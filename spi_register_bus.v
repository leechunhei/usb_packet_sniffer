==> flow/design.v <==
module spi_register_bus
(
	input			rst_n,
	output		reg_clk,
	output reg	req,
	output reg	rw,	 
	input			ack,
	output reg	[6:0]adr,
	input			[7:0]rdata,
	output reg	[7:0]wdata,
	input			sck,
	inout			spi_data	 
);
	localparam IDLE = 0;
	localparam WR_DATA = 1;
	localparam WAIT_ACK = 2;
	localparam SEND_RESULT = 3;
	reg	miso;
	wire	mosi;
	reg	[7:0]in_fifo;
	reg	[7:0]out_fifo;
	reg	spi_direction;	 
	reg	[7:0]bit_shift;
	reg [7:0]state;
	assign spi_data = spi_direction ? miso : 1'bz;
	assign mosi = spi_data;
	assign reg_clk = sck;
	always @(posedge sck or negedge rst_n) begin
		if (!rst_n) begin
			in_fifo <= 0;
		end
		else begin
			in_fifo[7-bit_shift] <= mosi;
		end
	end
	always @(negedge sck or negedge rst_n) begin
		if (!rst_n) begin
			miso <= 0;
		end
		else begin
			miso <= out_fifo[7-bit_shift];
		end
	end
	always @(posedge sck or negedge rst_n) begin
		if (!rst_n) begin
			out_fifo <= 0;
			spi_direction <= 0;
			bit_shift <= 0;
			state <= IDLE;
			req <= 0;
			rw <= 0;
			adr <= 0;
			wdata <= 0;
		end
		else begin
			bit_shift <= bit_shift + 1;
			if (bit_shift >= 7) begin
				bit_shift <= 0;
				case(state)
					IDLE: begin
						req <= 0;
						adr <= in_fifo[7:1];
						rw <= in_fifo[0];
						spi_direction <= 0;
						if (in_fifo[0]) begin
							state <= WR_DATA;
						end
						else begin
							req <= 1;
							spi_direction <= 1;
							out_fifo <= 0;
							state <= WAIT_ACK;
						end
					end
					WR_DATA: begin
						wdata <= in_fifo;
						req <= 1;
						spi_direction <= 1;
						out_fifo <= 0;
						state <= WAIT_ACK;
					end
					WAIT_ACK: begin
						if (ack) begin
							spi_direction <= 1;
							out_fifo <= 8'b10101010;
							state <= rw ? IDLE : SEND_RESULT;
						end
					end
					SEND_RESULT: begin
						spi_direction <= 1;
						out_fifo <= rdata;
						state <= IDLE;
					end
				endcase
			end
		end
	end
endmodule
=== Tool chain data of spi_register_bus ===
What the tools print for spi_register_bus, step after step.
Line numbers count from 1 in the design file above.
Operators: Yosys type, input widths -> output width; for muxes data width and select width s.
The mark n/a stands for no value.

* Design top: spi_register_bus
* Clock: sck
* Standard-cell library: sky130hd
* Corner: tt_025C_1v80

=== After elaboration ===
Yosys after proc, flatten, opt, wreduce and memory -nomap, before mapping. Memory bits, and registers merged into a memory's read port (data or address), are not among the register bits. Print and check cells are not counted. Equal cells are merged and count once.

* Input bits: 11
* Output and inout port bits: 19
* Cells after elaboration: 49
* Bits in registers: 51

* Multiplexer cells: 13
* Add/subtract/negate cells: 3
* Shifts and indexed selects: 3
* Equality and inequality tests: 5
* Bitwise gates (word level): 3
* Reductions and logical operators: 11
* $lt $le $gt $ge: 1

{| class="wikitable"
|+ Operators with widths
! operator !! number
|-
| $pmux 8 s4 || 2
|-
| $shift 1x33->8 || 1
|-
| $shift 1x33->8 const A || 1
|-
| $neg 32->33 || 1
|-
| $mux 8 || 4
|-
| $eq 8x2->1 const B || 2
|-
| $sub 3x8->9 const A || 1
|-
| $shiftx 8x9->1 || 1
|-
| $add 8x1->8 const B || 1
|-
| $eq 8x1->1 const B || 1
|-
| $ge 8x3->1 const B || 1
|-
| $and 8x8->8 || 1
|-
| $or 8x8->8 || 1
|-
| $not 8->8 || 1
|-
| $logic_not 8->1 || 1
|-
| $reduce_and 2->1 || 3
|-
| $reduce_and 3->1 || 2
|-
| $ne 2x2->1 const B || 2
|-
| $reduce_and 4->1 || 1
|-
| $reduce_bool 4->1 || 1
|-
| $mux 2 || 2
|-
| $reduce_bool 3->1 || 1
|-
| $pmux 1 s3 || 1
|-
| $mux 1 || 3
|-
| $reduce_bool 2->1 || 1
|-
| $reduce_or 2->1 || 1
|-
| $pmux 1 s2 || 1
|}

=== Longest topological paths ===
Longest topological path by Yosys (ltp), each cell counted once; first at word level (registers and memories cut), then after technology mapping (sequential cells cut; the memories' decode and read muxes count).

* Word-level depth: 6
* ABC_AREA: 1
* Gate-level depth with buffers: 24
* Gate-level depth less buffers: 24

=== Mapped cells and area ===
The flow's flattened synthesis, as Yosys stat reports it; memories are mapped. The netlist is that of the ABC_AREA named above (0 if unset); the other value can give another one.
The area totals of this step are shown rounded.

* Sequential area: 1,152 um^2
* Buffer cells: 7
* Cells in the netlist: 330
* Cell area after synthesis: 2,576 um^2
* Flip-flop cells: 46

{| class="wikitable"
|+ Cells by type
! cell type !! number !! area in all (um^2)
|-
| sky130_fd_sc_hd__dfrtp_1 || 44 || 1.1E+03
|-
| sky130_fd_sc_hd__nand2_1 || 88 || 330.317
|-
| sky130_fd_sc_hd__ha_1 || 12 || 150.144
|-
| sky130_fd_sc_hd__o21ai_0 || 29 || 145.139
|-
| sky130_fd_sc_hd__inv_1 || 38 || 142.637
|-
| sky130_fd_sc_hd__nand3_1 || 24 || 120.115
|-
| sky130_fd_sc_hd__nor2_1 || 26 || 97.594
|-
| sky130_fd_sc_hd__nand3_2 || 5 || 50.048
|-
| sky130_fd_sc_hd__nand4_1 || 8 || 50.048
|-
| sky130_fd_sc_hd__a21oi_1 || 8 || 40.038
|-
| sky130_fd_sc_hd__nor2_4 || 3 || 33.782
|-
| sky130_fd_sc_hd__inv_2 || 8 || 30.029
|-
| sky130_fd_sc_hd__dfstp_2 || 1 || 26.275
|-
| sky130_fd_sc_hd__dfrtn_1 || 1 || 25.024
|-
| sky130_fd_sc_hd__nor2_2 || 4 || 25.024
|-
| sky130_fd_sc_hd__nand3b_1 || 3 || 22.522
|-
| sky130_fd_sc_hd__nor2_8 || 1 || 20.019
|-
| sky130_fd_sc_hd__nand3_4 || 1 || 17.517
|}

Other cell types: 16; their cells: 26.

Memo
Re: implementation data of spi_register_bus

Settings and measured results of 2 stored flow runs for module spi_register_bus (sky130hd), not sorted in any way. The constraints put input and output delay at 20% of the set period each and load the outputs with 0.01 pF.
By "total power after layout" is meant OpenSTA's value without simulated activity: inputs other than the clock are taken to toggle once in ten clock periods, and the tool carries that through the logic.
Measured values are rounded.

=== Entry A ===
{| class="wikitable"
! Setting !! Value
|-
| period_ns || 3.34
|-
| CORE_UTILIZATION || 46
|-
| CORE_ASPECT_RATIO || 1.31
|-
| CORE_MARGIN || 3
|-
| ABC_AREA || 1
|-
| GPL_TIMING_DRIVEN || 0
|-
| GPL_ROUTABILITY_DRIVEN || 1
|-
| CTS_CLUSTER_SIZE || 80
|-
| SLEW_MARGIN || 20
|-
| MAX_ROUTING_LAYER || met5
|-
| CAP_MARGIN || 20
|-
! Result !! Value
|-
| Worst setup slack after layout || 0.047 ns
|-
| Die area || 6,543 um^2
|-
| Standard-cell area of the final layout || 3,149 um^2
|-
| Total power after layout || 0.001371 W
|-
| Post-layout utilization || 59.5%
|-
| Area of the synthesized netlist || 2,576 um^2
|-
| Setup total negative slack || 0.000 ns
|}

=== Entry B ===
{| class="wikitable"
! Setting !! Value
|-
| period_ns || 5.67
|-
| CORE_UTILIZATION || 63
|-
| PLACE_DENSITY_LB_ADDON || 0.26
|-
| CELL_PAD_IN_SITES_DETAIL_PLACEMENT || 1
|-
| GPL_TIMING_DRIVEN || 1
|-
| CAP_MARGIN || 20
|-
| CORE_MARGIN || 2
|-
| SLEW_MARGIN || 20
|}
No results, clock tree synthesis failed with DPL-0033.
